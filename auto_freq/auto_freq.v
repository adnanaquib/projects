==> flow/design.v <==
`timescale 1ns / 1ps
module auto_freq(
	input wire clk, reset,
	input wire start , si,
	output wire [3:0] bcd3, bcd2, bcd1, bcd0
    );
	 localparam [1:0]
					idle = 2'b00,
					count = 2'b01,
					frq = 2'b10,
					b2b = 2'b11;
	reg [1:0] state_reg, state_next;
	wire [9:0] prd;
	wire [19:0] dvsr, dvnd, quo;
	reg prd_start, div_start, b2b_start;
	wire prd_done_tick, div_done_tick, b2b_done_tick;
	period_counter prd_count_unit
	(
		.clk(clk), .reset(reset), .start(prd_start), .si(si),
		.ready(ready), .done_tick(prd_done_tick), .prd(prd)
	);
	div #(.W(20), .CBIT(5)) div_unit 
	(
	.clk(clk), .reset(reset), .start(div_start),
	.dvsr(dvsr), .dvnd(dvnd), .quo(quo), .rmd(), .ready(), .done_tick(div_done_tick)
	);
	bin2bcd bin2bcd1
(
		.clk(clk), .reset(reset),
		.start(b2b_start),
		.bin(quo[12:0]),
		.bcd3(bcd3), .bcd2(bcd2), .bcd1(bcd1), .bcd0(bcd0),
		.ready(), .done_tick(b2b_done_tick)
 );
	always @(posedge clk, posedge reset)
		if(reset)
			state_reg <= idle;
		else 
			state_reg <= state_next;
	always @ * 
	begin 
		state_next = state_reg;
		prd_start = 1'b0;
		div_start = 1'b0;
		b2b_start = 1'b0;
		case (state_reg)
			idle:
				if(start)
					begin 
						prd_start = 1'b1;
						state_next = count;
					end 
			count:
				if(prd_done_tick)
					begin 
						div_start = 1'b1;
						state_next = frq;
					end 
			frq:
				if(div_done_tick)
					begin 
						b2b_start = 1'b1;
						state_next = b2b;
					end 
			b2b:
				if(b2b_done_tick)
					state_next = idle;
		endcase 
	end
endmodule 
`timescale 1ns / 1ps
module div
#(
	parameter W = 8,
				CBIT = 4
    )
	 (
		input wire clk, reset,
		input wire start,
		input wire [W-1:0] dvsr, dvnd,
		output reg ready, done_tick,
		output wire [W-1:0] quo, rmd
	 );
	 localparam [1:0]
		idle = 2'b00,
		op = 2'b01,
		last = 2'b10,
		done = 2'b11;
	reg [1:0] state_reg, state_next;
	reg [W-1:0] rh_reg, rh_next, rl_reg, rl_next, rh_tmp;
	reg [W-1:0] d_reg, d_next;
	reg [CBIT - 1:0] n_reg, n_next;
	reg q_bit;
always @	(posedge clk, posedge reset)
	if(reset)
		begin 
			state_reg <= idle;
			rh_reg <= 0;
			rl_reg <= 0;
			d_reg <= 0;
			n_reg <= 0;
		end 
	else 
		begin 
			state_reg <= state_next;
			rh_reg <= rh_next;
			rl_reg <= rl_next;
			d_reg <= d_next;
			n_reg <= n_next;
		end 
always @*
begin 
	state_next = state_reg;
	ready = 1'b0;
	done_tick = 1'b0;
	rh_next = rh_reg;
	rl_next = rl_reg;
	d_next = d_reg ;
	n_next = n_reg;
	case (state_reg)
		idle:
			begin 
				ready = 1'b1;
				if(start)
					begin 
						rh_next = 0;
						rl_next = dvnd;
						d_next = dvsr;
						n_next = CBIT;
						state_next = op;
					end 
			end 
		op:
			begin
				rl_next = {rl_reg[W-2:0], q_bit};
				rh_next = {rh_tmp[W-2:0], rl_reg[W-1]};
				n_next = n_reg - 1;
				if(n_next == 1)
					state_next = last;
			end
		last:
			begin 
				rl_next = {rl_reg[W-2:0], q_bit};
				rh_next = rh_tmp;
				state_next = done;
			end 
		done:
			begin 
				done_tick = 1'b1;
				state_next = idle;
			end 
		default: state_next = idle;
		endcase 
	end 
	always @*
		if(rh_reg >= d_reg)
			begin 
				rh_tmp = rh_reg - d_reg;
				q_bit = 1'b1;
			end 
		else 
			begin 
				rh_tmp = rh_reg;
				q_bit = 1'b0;
			end 
	assign quo = rl_reg;
	assign rmd = rh_reg;
endmodule
`timescale 1ns / 1ps
module period_counter(
		input wire clk, reset,
		input wire start, si,
		output reg ready, done_tick,
		output wire [9:0] prd
    );
	 localparam [1:0]
			idle = 2'b00,
			waite = 2'b01,
			count = 2'b10,
			done = 2'b11;
	localparam CLK_MS_COUNT = 50000;
	reg [1:0] state_reg, state_next;
	reg [15:0] t_reg, t_next;
	reg [9:0] p_reg, p_next;
	reg delay_reg;
	wire edg;
	always @(posedge clk, posedge reset)
		if(reset)
			begin 
				state_reg <= idle;
				t_reg <= 0;
				p_reg <= 0;
				delay_reg <= 0;
			end
	 else 
		begin 
			state_reg <= state_next;
			t_reg <= t_next;
			p_reg <= p_next;
			delay_reg <= si;
		end 
	assign edg = ~ delay_reg & si;
	always @ *
	begin 
		state_next = state_reg;
		ready = 1'b0;
		done_tick = 1'b0;
		p_next = p_reg ;
		t_next = t_reg;
		case (state_reg)
			idle:
				begin 
					ready = 1'b1;
					if(start)
						state_next = waite;
				end 
			waite:
				if(edg)
					begin 
						state_next = count;
						t_next = 0;
						p_next = 0;
					end 
			count:
				if(edg)
					state_next = done;
				else 
					if(t_reg == CLK_MS_COUNT -1)
						begin
							t_next = 0;
							p_next = p_reg + 1;
						end 
					else 
						t_next = t_reg + 1;
			done:
				begin 
					done_tick = 1'b1;
					state_next = idle;
				end 
			default: state_next = idle;
		endcase 
	end
assign prd = p_reg;
endmodule
module bin2bcd
   (
    input wire clk, reset,
    input wire start,
    input wire [14:0] bin,
    output reg ready, done_tick,
    output wire [3:0] bcd3, bcd2, bcd1, bcd0
   );
   localparam [1:0]
      idle = 2'b00,
      op   = 2'b01,
      done = 2'b10,
		waits = 2'b11;
   reg [1:0] state_reg, state_next;
   reg [14:0] p2s_reg, p2s_next;
   reg [3:0] n_reg, n_next;
   reg [3:0] bcd3_reg, bcd2_reg, bcd1_reg, bcd0_reg;
   reg [3:0] bcd3_next, bcd2_next, bcd1_next, bcd0_next;
   wire [3:0] bcd3_tmp, bcd2_tmp, bcd1_tmp, bcd0_tmp;
	reg [26:0] ms_reg;
	reg [26:0] ms_next;
   always @(posedge clk, posedge reset)
      if (reset)
         begin
            state_reg <= idle;
            p2s_reg <= 0;
            n_reg <= 0;
            bcd3_reg <= 0;
            bcd2_reg <= 0;
            bcd1_reg <= 0;
            bcd0_reg <= 0;
				ms_reg <= 0;
         end
      else
         begin
            state_reg <= state_next;
            p2s_reg <= p2s_next;
            n_reg <= n_next;
            bcd3_reg <= bcd3_next;
            bcd2_reg <= bcd2_next;
            bcd1_reg <= bcd1_next;
            bcd0_reg <= bcd0_next;
				ms_reg <= ms_next;
         end
   always @*
   begin
      state_next = state_reg;
      ready = 1'b0;
      done_tick = 1'b0;
      p2s_next = p2s_reg;
		bcd0_next = bcd0_reg;
      bcd1_next = bcd1_reg;
      bcd2_next = bcd2_reg;
      bcd3_next = bcd3_reg; 
		ms_next = ms_reg;
      n_next = n_reg;
      case (state_reg)
         idle:
            begin
               ready = 1'b1;
               if (start)
                  begin
                     state_next = op;
                     bcd3_next = 0;
                     bcd2_next = 0;
                     bcd1_next = 0;
                     bcd0_next = 0;
                     n_next = 4'b1111;  
                     p2s_next = bin;    
                     state_next = op;
                  end
            end
         op:
            begin
               p2s_next = p2s_reg << 1;
               bcd0_next = {bcd0_tmp[2:0], p2s_reg[14]};
               bcd1_next = {bcd1_tmp[2:0], bcd0_tmp[3]};
               bcd2_next = {bcd2_tmp[2:0], bcd1_tmp[3]};
               bcd3_next = {bcd3_tmp[2:0], bcd2_tmp[3]};
               n_next = n_reg - 1;
               if (n_next==0)
                   state_next = done;
            end
         done:
            begin
               done_tick = 1'b1;
               state_next = waits;
            end
			waits:
				begin 
						ms_next = ms_reg + 1;
						done_tick = 1'b1;
						if(ms_next[26] == 1)
							begin
							ms_next = 0;
							state_next = idle;
							end
				end 
         default: state_next = idle;
      endcase
   end
					 assign bcd0_tmp = (bcd0_reg > 4) ? bcd0_reg+3 : bcd0_reg;
					 assign bcd1_tmp = (bcd1_reg > 4) ? bcd1_reg+3 : bcd1_reg;
					 assign bcd2_tmp = (bcd2_reg > 4) ? bcd2_reg+3 : bcd2_reg;
					 assign bcd3_tmp = (bcd3_reg > 4) ? bcd3_reg+3 : bcd3_reg;
   assign bcd0 = bcd0_reg;
   assign bcd1 = bcd1_reg;
   assign bcd2 = bcd2_reg;
   assign bcd3 = bcd3_reg;
endmodule
# From RTL to reports: auto_freq

Tool output for the design above, in the order of the flow.
Line numbers count from 1 in the design file above.
Operators carry their Yosys type and port widths (W data, S select, Z words).
Library cell names are shortened.
The mark -- stands for no value.

Top module: auto_freq
Clock: clk
Standard-cell library: sky130hd
Library corner: tt_025C_1v80

# Word level

Source: Yosys, flattened and elaborated, memories not mapped. Widths are those after wreduce. Registers that Yosys merges into a memory's read port (data or address) are not register bits. Print and check cells do not count. Equal cells are merged and count once.

Flip-flop bits (word level): 136
Input bits: 4
Output and inout port bits: 16
Cells after elaboration: 137

Add/subtract/negate cells: 8
$lt $le $gt $ge: 5
Equality and inequality tests: 26
Mux-type cells: 50
Bitwise logic cells: 6
Reduce/logical cells: 25

Operators with widths:

| kind                    | count |
| $mux W20                | 5 |
| $pmux W20 S3            | 1 |
| $pmux W20 S2            | 1 |
| $pmux W4 S2             | 5 |
| $pmux W2 S4             | 4 |
| $pmux W15 S2            | 1 |
| $add A27 B1 Y27 const B | 1 |
| $mux W27                | 1 |
| $mux W26                | 1 |
| $mux W2                 | 12 |
| $reduce_or A3 Y1        | 7 |
| $sub A20 B20 Y20        | 1 |
| $ge A20 B20 Y1          | 1 |
| $mux W4                 | 5 |
| $ne A2 B1 Y1 const B    | 9 |
| $eq A2 B2 Y1 const B    | 8 |
| $gt A4 B3 Y1 const B    | 4 |
| $mux W15                | 1 |
| $add A4 B2 Y4 const B   | 3 |
| $pmux W1 S2             | 6 |
| $reduce_and A2 Y1       | 5 |
| $pmux W5 S2             | 1 |
| $reduce_and A3 Y1       | 3 |
| $eq A2 B1 Y1 const B    | 4 |
| $ne A2 B2 Y1 const B    | 4 |
| $logic_not A2 Y1        | 4 |
| $reduce_or A2 Y1        | 4 |
| $not A1 Y1              | 5 |

Not listed: further kinds 10, cells in them 13.

# Longest topological paths

Depth = most cells in a row (Yosys ltp): at word level without a register or memory, in the mapped netlist without a sequential cell, where the memories' decode and read muxes count.

Depth in word-level cells: 7
ABC_AREA: 0
Gate-level depth with buffers: 7
Gate-level depth less buffers: 7

# Netlist

Source: synth_stat.txt of the flow (Yosys; design flattened, memories mapped). It holds for the ABC_AREA given above (unset counts as 0); a run with the other value may have another netlist.

Cells in the netlist: 440
Mapped area: 4503.1 um^2
Flip-flops: 96

Cells by type:

| cell type | count | total area (um^2) |
| dfrtp_1   | 92    | 2.3E+03 |
| o21ai_0   | 43    | 215.206 |
| nand2_1   | 53    | 198.941 |
| xnor2_1   | 20    | 175.168 |
| mux2_2    | 13    | 146.39 |
| mux2i_1   | 12    | 120.115 |
| ha_1      | 9     | 112.608 |
| nor2_1    | 30    | 112.608 |
| inv_1     | 29    | 108.854 |
| dfstp_2   | 4     | 105.101 |
| a21oi_1   | 19    | 95.091 |
| nand3_1   | 18    | 90.086 |
| o31ai_1   | 9     | 67.565 |
| xor2_1    | 7     | 61.309 |
| nand4_1   | 8     | 50.048 |
| nor3_1    | 9     | 45.043 |
| and3_1    | 7     | 43.792 |
| nor3b_1   | 5     | 37.536 |

Other cell types: 32; their cells: 53.
The figures by module come from a second, unflattened synthesis with its own total; it is not the netlist above.

Cell total of the unflattened synthesis: 992
Area total of the unflattened synthesis: 9306.4 um^2

Rows give one instance, submodules left out.

By module:

| module         | times used | cells | area (um^2) | sequential area (um^2) |
| div            | 1          | 468   | 4217.8      | 1727.9 |
| bin2bcd        | 1          | 333   | 3208.1      | 1627.8 |
| period_counter | 1          | 170   | 1695.4      | 777.0 |
| auto_freq      | 1          | 21    | 185.2       | 101.3 |

# Worst setup path after synthesis

OpenSTA on the mapped netlist: ideal clock, no wires. The path of least setup slack (recovery checks aside). Input and output delay are each 20% of the period. Register names are those of the netlist, which keeps one name where synthesis merged equal registers.

Path type: register to register
From: register state_reg
To: register div_unit.rl_reg[10]
Period: 2290 ps
Library setup time: 125 ps
Launch time at the first pin: 0 ps
Arrival: 1711 ps
Slack: 454 ps
Delay of the path: 1836 ps
Stages: 5
Buffers on the path: 1
Period reached after synthesis: 1836 ps

"delay of the path" = arrival - input delay + setup time.
"stages": output pins that drive a net of the path, with the launching flip-flop's if there is one; two outputs of one cell count as two.
"period reached after synthesis" = period - worst setup slack (recovery checks aside). The figure is calculated, with input and output delays left at 20% of the set period.
An end named without its bit number is one bit of that signal or, where synthesis recoded a state register, one of its new flip-flops.

Cell sequence: dfrtp_1 -> or4b_4 -> a21oi_2 -> buf_4 -> mux2_2

RTL lines, path post-synthesis:

| element         | RTL line | text |
| start, declared | 12       | `reg [1:0] state_reg, state_next;` |
| start, assigned | 37       | `state_reg <= idle;` |
| start, assigned | 39       | `state_reg <= state_next;` |
| end, assigned   | 99       | `rl_reg <= 0;` |
| end, assigned   | 107      | `rl_reg <= rl_next;` |
| end, declared   | 90       | `reg [W-1:0] rh_reg, rh_next, rl_reg, rl_next, rh_tmp;` |

No chain of elaborated cells between the ends is given.

# Worst path after layout

Path of least setup slack in the final report of run 1 (OpenROAD, finished layout, wires in). Where an end is a register, its clock arrival counts in the times.
The report prints the path's times to 10 ps; the period is as set.

Path type: register to register
From: register state_reg
To: register div_unit.n_reg[4]
Period: 2250 ps
Library setup time: 80 ps
Launch time at the first pin: 340 ps
Arrival: 2130 ps
Slack: 370 ps
Stages: 6
Buffers on the path: 0

An end named without its bit number is one bit of that signal or, where synthesis recoded a state register, one of its new flip-flops.

Cell sequence: dfrtp_1 -> or4b_4 -> a211oi_4 -> and3_1 -> o21ai_1 -> o21ai_0

RTL lines, path post-layout:

| element         | RTL line | text |
| start, declared | 12       | `reg [1:0] state_reg, state_next;` |
| start, assigned | 37       | `state_reg <= idle;` |
| start, assigned | 39       | `state_reg <= state_next;` |
| end, assigned   | 101      | `n_reg <= 0;` |
| end, assigned   | 109      | `n_reg <= n_next;` |
| end, declared   | 92       | `reg [CBIT - 1:0] n_reg, n_next;` |

No chain of elaborated cells between the ends is given.

Subject: auto_freq on sky130hd, stored results

Hello all,

Flow measurements of auto_freq on sky130hd: 2 stored runs with different settings, listed in no order. Input and output delays are each 20% of the period that was set; the output load is 0.01 pF.
By "power consumption" is meant OpenSTA's value without simulated activity: inputs other than the clock are taken to toggle once in ten clock periods, and the tool carries that through the logic.
Among the settings, . means not set for that run.

| item                                      | run 1   | run 2   |
| period_ns                                 | 2.25    | 1.25    |
| SETUP_SLACK_MARGIN                        | 0.22    | 0.14    |
| CAP_MARGIN                                | 20      | 20      |
| CORE_MARGIN                               | 2       | 2       |
| CORE_UTILIZATION                          | 40      | 48      |
| SLEW_MARGIN                               | 20      | 20      |
| PLACE_DENSITY_LB_ADDON                    | .       | 0.18    |
| CELL_PAD_IN_SITES_GLOBAL_PLACEMENT        | .       | 1       |
| CELL_PAD_IN_SITES_DETAIL_PLACEMENT        | .       | 1       |
| TNS_END_PERCENT                           | .       | 10      |
| ABC_AREA                                  | .       | 0       |
| GPL_ROUTABILITY_DRIVEN                    | .       | 1       |
| total negative slack on setup checks (ps) | 0       | -41943  |
| worst setup slack after layout (ps)       | 374     | -731    |
| area of the die (um^2)                    | 12122.0 | 10171.7 |
| post-synthesis cell area (um^2)           | 4503.1  | 4503.1  |
| standard-cell area after routing (um^2)   | 5164.9  | 6591.3  |
| power consumption (mW)                    | 3.292   | 5.940   |

Thanks
