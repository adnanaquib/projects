==> flow/design.v <==
`timescale 1ns / 1ps
module rot_led_banner
#(parameter N = 10)
(
input wire clk,
input wire en,
input wire dir,
input wire reset,
input wire [N*4 - 1:0] data ,
output reg [3:0] an,
output reg [6:0] sseg
);
localparam DVSR = 50000000;
reg [26:0]clk_counter;
wire [26:0] clk_counter_next;
reg [4:0] counter;
wire [4:0] counter_next;
wire counter_tick;
reg [17:0] led_tick;
wire[17:0] led_tick_next;
always @ (posedge clk, posedge reset)
begin 
if (reset)
	begin
	clk_counter <= 0;
	counter <=0;
	led_tick <=0;
	end
else 
	begin
		clk_counter <= clk_counter_next;
		counter <= counter_next;
		led_tick <= led_tick_next;
	end 
end
assign clk_counter_next = (clk_counter < DVSR ) ? clk_counter + 1: 0;
assign counter_tick = (clk_counter == DVSR)? 1'b1: 1'b0;
assign counter_next = (counter > 27)? 3:
							 (!counter_tick)? counter:
							 (en)?counter:
							 (!dir)? counter + 4 
							 :counter - 4;
assign led_tick_next = led_tick + 1;
reg [3:0] sseg_data;
always @*
	begin
		case(led_tick[17:16])
			2'b00 : 
				begin 
					sseg_data =  data[counter -:4];
					an[3:0] = 4'b0111;
				end
			2'b01 : 
				begin 
					sseg_data =  data[counter+4 -:4];
					an[3:0] = 4'b1011;
				end
			2'b10 : 
				begin 
					sseg_data =  data[counter+8 -:4];
					an[3:0] = 4'b1101;
				end
			2'b11 : 
				begin 
					sseg_data =  data[counter+12 -:4];
					an[3:0] = 4'b1110;
				end
		endcase
	end 
always @*
	begin
		case(sseg_data)
				4'b0000: sseg[6:0] = 7'b1000000;
				4'b0001: sseg[6:0] = 7'b1111001;
				4'b0010: sseg[6:0] = 7'b0100100;
				4'b0011: sseg[6:0] = 7'b0110000;
				4'b0100: sseg[6:0] = 7'b0011001;
				4'b0101: sseg[6:0] = 7'b0010010;
				4'b0110: sseg[6:0] = 7'b0000010;
				4'b0111: sseg[6:0] = 7'b1111000;
				4'b1000: sseg[6:0] = 7'b0000000;
				4'b1001: sseg[6:0] = 7'b0010000;
				4'b1010: sseg[6:0] = 7'b0001000;
				4'b1011: sseg[6:0] = 7'b0000011;
				4'b1100: sseg[6:0] = 7'b1000110;
				4'b1101: sseg[6:0] = 7'b0100001;
				4'b1110: sseg[6:0] = 7'b0000110;
					default: sseg[6:0] = 7'b0001110;
		endcase
	end
endmodule
# Tool chain data of rot_led_banner
# Tool output for the design above, in the order of the flow.
# Line numbers count from 1 in the design file above.
# Operators carry their Yosys type and port widths (W data, S select, Z words).
# Cell names lack the library's common part.
setup:
  top: "rot_led_banner"
  clock: "clk"
  cell_library: "sky130hd"
  corner: "tt_025C_1v80"

# Word level
# Source: Yosys, flattened and elaborated, memories not mapped. Widths are those after wreduce. Registers that Yosys merges into a memory's read port (data or address) are not register bits. Print and check cells do not count. Equal cells are merged and count once.
# Memory sizes are those after Yosys's memory passes, which may raise the word count (mostly to a power of two), join words into wider ones and drop unused or constant bits.
word_totals:
  reg_bits: 50
  latch_bits: 0
  ramBits: 0
  mem_bits_ro: 112
  clocked_rd_ports_x_width: 0
  n_memories: 1
  in_bits: 44
  word_cells: 40
classes:
  add_sub_neg: 14
  multipliers: 0
  n_div: 0
  cmp: 2
  n_eq: 5
  shifts: 4
  mux: 8
  logic: 0
  n_reduce_logical: 3
memory_table:
  columns: ["name", "size", "width", "read_ports", "write_ports", "line", "source"]
  rows:
  - ["(no name shown)", 16, 7, 1, 0, 72, "case(sseg_data)"]
op_table:
  columns: ["operator", "n"]
  rows:
  - ["$shiftx A40 B8 Y4", 3]
  - ["$shiftx A40 B7 Y4", 1]
  - ["$pmux W4 S4", 2]
  - ["$add A27 B1 Y27 const B", 1]
  - ["$lt A27 B26 Y1 const B", 1]
  - ["$eq A27 B26 Y1 const B", 1]
  - ["$mux W27", 1]
  - ["$sub A7 B3 Y8 const B", 3]
  - ["$add A6 B1 Y7 const B", 3]
  - ["$mux W5", 4]
  - ["$add A18 B1 Y18 const B", 1]
  - ["$add A5 B4 Y6 const B", 2]
  - ["$sub A6 B3 Y7 const B", 1]
  - ["$add A5 B1 Y6 const B", 1]
  - ["$add A5 B3 Y6 const B", 1]
  - ["$sub A5 B3 Y5 const B", 1]
  - ["$gt A5 B5 Y1 const B", 1]
  - ["$eq A2 B2 Y1 const B", 2]
  - ["$eq A2 B1 Y1 const B", 1]
  - ["$ne A2 B1 Y1 const B", 1]
  - ["$logic_not A2 Y1", 1]
  - ["$reduce_and A2 Y1", 1]
  - ["$reduce_bool A2 Y1", 1]
  - ["$mux W1", 1]

# Logic depth
# Yosys ltp: most cells in a row. Word level: on the elaborated netlist, between registers, memories and ports. Mapped: between sequential cells and ports; inverters and the memories' decode and read muxes count.
depth:
  depth_word: 5
  ABC_AREA: 1
  ltp_mapped: 24
  depth_no_buf: 23

# Netlist
# The flow's flattened synthesis, as Yosys stat reports it; memories are mapped. The netlist is that of the ABC_AREA named above (0 if unset); the other value can give another one.
# Totals and module areas in this step are rounded.
types:
  columns: ["cell", "n", "area_total_um2"]
  rows:
  - ["dfrtp_1", 49, 1.23E+03]
  - ["nand2_1", 161, 604.33]
  - ["nand3_1", 87, 435.418]
  - ["nand4_1", 46, 287.776]
  - ["ha_1", 21, 262.752]
  - ["nor2_1", 56, 210.202]
  - ["inv_1", 53, 198.941]
  - ["xor2_1", 15, 131.376]
  - ["a21oi_1", 26, 130.125]
  - ["xnor2_1", 13, 113.859]
  - ["buf_6", 6, 67.565]
  - ["buf_2", 11, 55.053]
  - ["nor3_1", 9, 45.043]
  - ["inv_2", 11, 41.29]
  - ["a211oi_1", 5, 37.536]
  - ["buf_4", 5, 37.536]
  - ["nand2_4", 3, 33.782]
  - ["nor2_4", 3, 33.782]
# Not listed: further types 23, cells in them 54.
synth_totals:
  stdcells: 634
  yosys_area_um2: 4300
  seq_area_um2: 1200
  flip_flops: 49
  buffers: 27

# Path before layout
# Path of least setup slack by OpenSTA after synthesis, without wires, with an ideal clock, recovery checks aside; 20% of the period is set as input and as output delay. Where synthesis merged equal registers, the netlist keeps one of their names.
synth_timing:
  path_kind: "flip-flop to output port"
  startpoint: "reg counter[0]"
  endpoint: "out sseg[1]"
  tclk_ns: 6.1
  out_delay_ns: 1.220
  t_first_pin_ns: 0.000
  arrival_ns: 3.117
  t_required_ns: 4.880
  setup_slack_ns: 1.763
  path_delay_ns: 3.117
  driving_pins: 21
  n_path_buf: 5
  period_less_setup_slack_ns: 4.337
# "path_delay_ns" is the arrival time less input delay plus setup time.
# At an output port there is no setup time.
# "driving_pins" counts driving pins, that of a launching flip-flop among them; a cell with two outputs on the path counts twice.
# "period_less_setup_slack_ns" is the clock period less the worst setup slack; recovery checks do not enter. This is arithmetic on one report: input and output delays are still those of the set period (20% each).
# Between the ends stands the longest chain of elaborated cells between them, by number of cells; it is not shown to be the way that was timed. Of several equally long chains one is given.
# A line is the first line of the expression or statement that the cell stems from. Yosys adds cells for indexed reads and writes and turns some case tables into memories.
# The chain passes a memory read, where the word-level depth is cut; so it can be longer than that depth.
synth_between:
  cell_sequence: "dfrtp_1 > buf_4 > inv_2 > buf_2 > buf_2 > ha_1 > xnor2_1 > buf_2 > buf_2 > nand3_1 > nand2_1 > nand2_1 > nand2_1 > o21ai_0 > nand2_1 > inv_1 > ha_1 > nand3b_1 > inv_1 > nand2_1 > nand2_1"
  elab_chain_cells: 6
  cone_cells: 17
  classes_between: "add/sub (11); shift (4); mux (1); memory (1)"
synth_rtl:
  columns: ["element", "line", "source"]
  rows:
  - ["from (decl)", 16, "reg [4:0] counter;"]
  - ["from (assign)", 26, "counter <=0;"]
  - ["from (assign)", 32, "counter <= counter_next;"]
  - ["$add A5 B4 Y6", 65, "sseg_data = data[counter+12 -:4];"]
  - ["$add A6 B1 Y7", 65, null]
  - ["$sub A7 B3 Y8", 65, null]
  - ["$shiftx A40 B8 Y4", 65, null]
  - ["$pmux W4 S4", 47, "case(led_tick[17:16])"]
  - ["$mem_v2 Z16 W7", 72, "case(sseg_data)"]
  - ["to (decl)", 11, "output reg [6:0] sseg"]

# Worst path after layout
# Path of least setup slack in the final report of flow run A (OpenROAD, finished layout, wires in). Where an end is a register, its clock arrival counts in the times.
layout_timing:
  path_kind: "flip-flop to output port"
  startpoint: "reg counter[0]"
  endpoint: "out sseg[5]"
  tclk_ns: 3.6
  out_delay_ns: 0.72
  t_first_pin_ns: 0.29
  arrival_ns: 3.13
  t_required_ns: 2.88
  setup_slack_ns: -0.25
  driving_pins: 22
  n_path_buf: 7
# Between the ends stands the longest chain of elaborated cells between them, by number of cells; it is not shown to be the way that was timed. Of several equally long chains one is given.
# The chain passes a memory read, where the word-level depth is cut; so it can be longer than that depth.
layout_between:
  cell_sequence: "dfrtp_2 > buf_8 > clkinv_8 > buf_6 > buf_12 > ha_4 > xnor2_2 > o21ai_2 > o21ai_4 > buf_6 > a21oi_4 > buf_4 > nand2_1 > nand2_1 > o21ai_4 > nand2_4 > buf_4 > nand2_1 > nand2_2 > nand2_1 > nand2_1 > buf_2"
  elab_chain_cells: 6
  cone_cells: 17
  classes_between: "add/sub (11); shift (4); mux (1); memory (1)"
layout_rtl:
  columns: ["element", "line", "source"]
  rows:
  - ["from (decl)", 16, "reg [4:0] counter;"]
  - ["from (assign)", 26, "counter <=0;"]
  - ["from (assign)", 32, "counter <= counter_next;"]
  - ["$add A5 B4 Y6", 65, "sseg_data = data[counter+12 -:4];"]
  - ["$add A6 B1 Y7", 65, null]
  - ["$sub A7 B3 Y8", 65, null]
  - ["$shiftx A40 B8 Y4", 65, null]
  - ["$pmux W4 S4", 47, "case(led_tick[17:16])"]
  - ["$mem_v2 Z16 W7", 72, "case(sseg_data)"]
  - ["to (decl)", 11, "output reg [6:0] sseg"]

# Top module rot_led_banner; platform sky130hd; tools Yosys and OpenROAD; 2 stored runs in no particular order. Input and output delays are each 20% of the period that was set; the output load is 0.01 pF.
# "clock_period_reached_ns" is the run's clock period less its worst setup slack. It is reckoned from that one timing run; input and output delays stay at 20% of the period that was set.
# "critical_path_time_ns": the worst setup path's part of the clock period (all of it between registers, 20% less for each end at a port) less its slack. A launch clock that arrives late makes it longer, a capture clock that arrives late makes it shorter.
# "totalPower_uw" rests on the timing tool's default activity at the inputs, not on a simulated workload.
# Values from the reports are rounded here.
runs:
  - name: "flow run A"
    settings:
      period_ns: 3.6
      CORE_UTILIZATION: 25
      SETUP_SLACK_MARGIN: 0.29
      PLACE_DENSITY: 0.52
      CORE_ASPECT_RATIO: 1.55
      ABC_AREA: 1
      GPL_TIMING_DRIVEN: 0
      CTS_CLUSTER_DIAMETER: 66
      CAP_MARGIN: 0
      MIN_ROUTING_LAYER: "met2"
      MAX_ROUTING_LAYER: "met4"
      CORE_MARGIN: 2
      SLEW_MARGIN: 20
    results:
      total_die_area_um2: 18000
      clock_period_reached_ns: 3.853
      ws_setup_ns: -0.25
      total_negative_slack_ns: -1.6
      final_hold_ws_ns: 0.46
      final_cell_area_um2: 6500
      critical_path_time_ns: 3.13
      worst_path_kind: "flip-flop to output port"
      utilization_pct: 38
      totalPower_uw: 1200
      yosys_chip_area_um2: 4300
  - name: "flow run B"
    settings:
      period_ns: 8.86
      CORE_UTILIZATION: 48
      SETUP_SLACK_MARGIN: 0.56
      PLACE_DENSITY_LB_ADDON: 0.03
      TNS_END_PERCENT: 80
      ABC_AREA: 1
      GPL_ROUTABILITY_DRIVEN: 0
      CTS_CLUSTER_SIZE: 26
      CTS_CLUSTER_DIAMETER: 161
      MIN_ROUTING_LAYER: "met2"
      CAP_MARGIN: 20
      CORE_MARGIN: 2
      SLEW_MARGIN: 20
    results:
      total_die_area_um2: 9800
      clock_period_reached_ns: 6.795
      ws_setup_ns: 2.1
      total_negative_slack_ns: 0.000
      final_hold_ws_ns: 0.45
      final_cell_area_um2: 4900
      critical_path_time_ns: 5.02
      worst_path_kind: "flip-flop to output port"
      utilization_pct: 56
      totalPower_uw: 420
      yosys_chip_area_um2: 4300
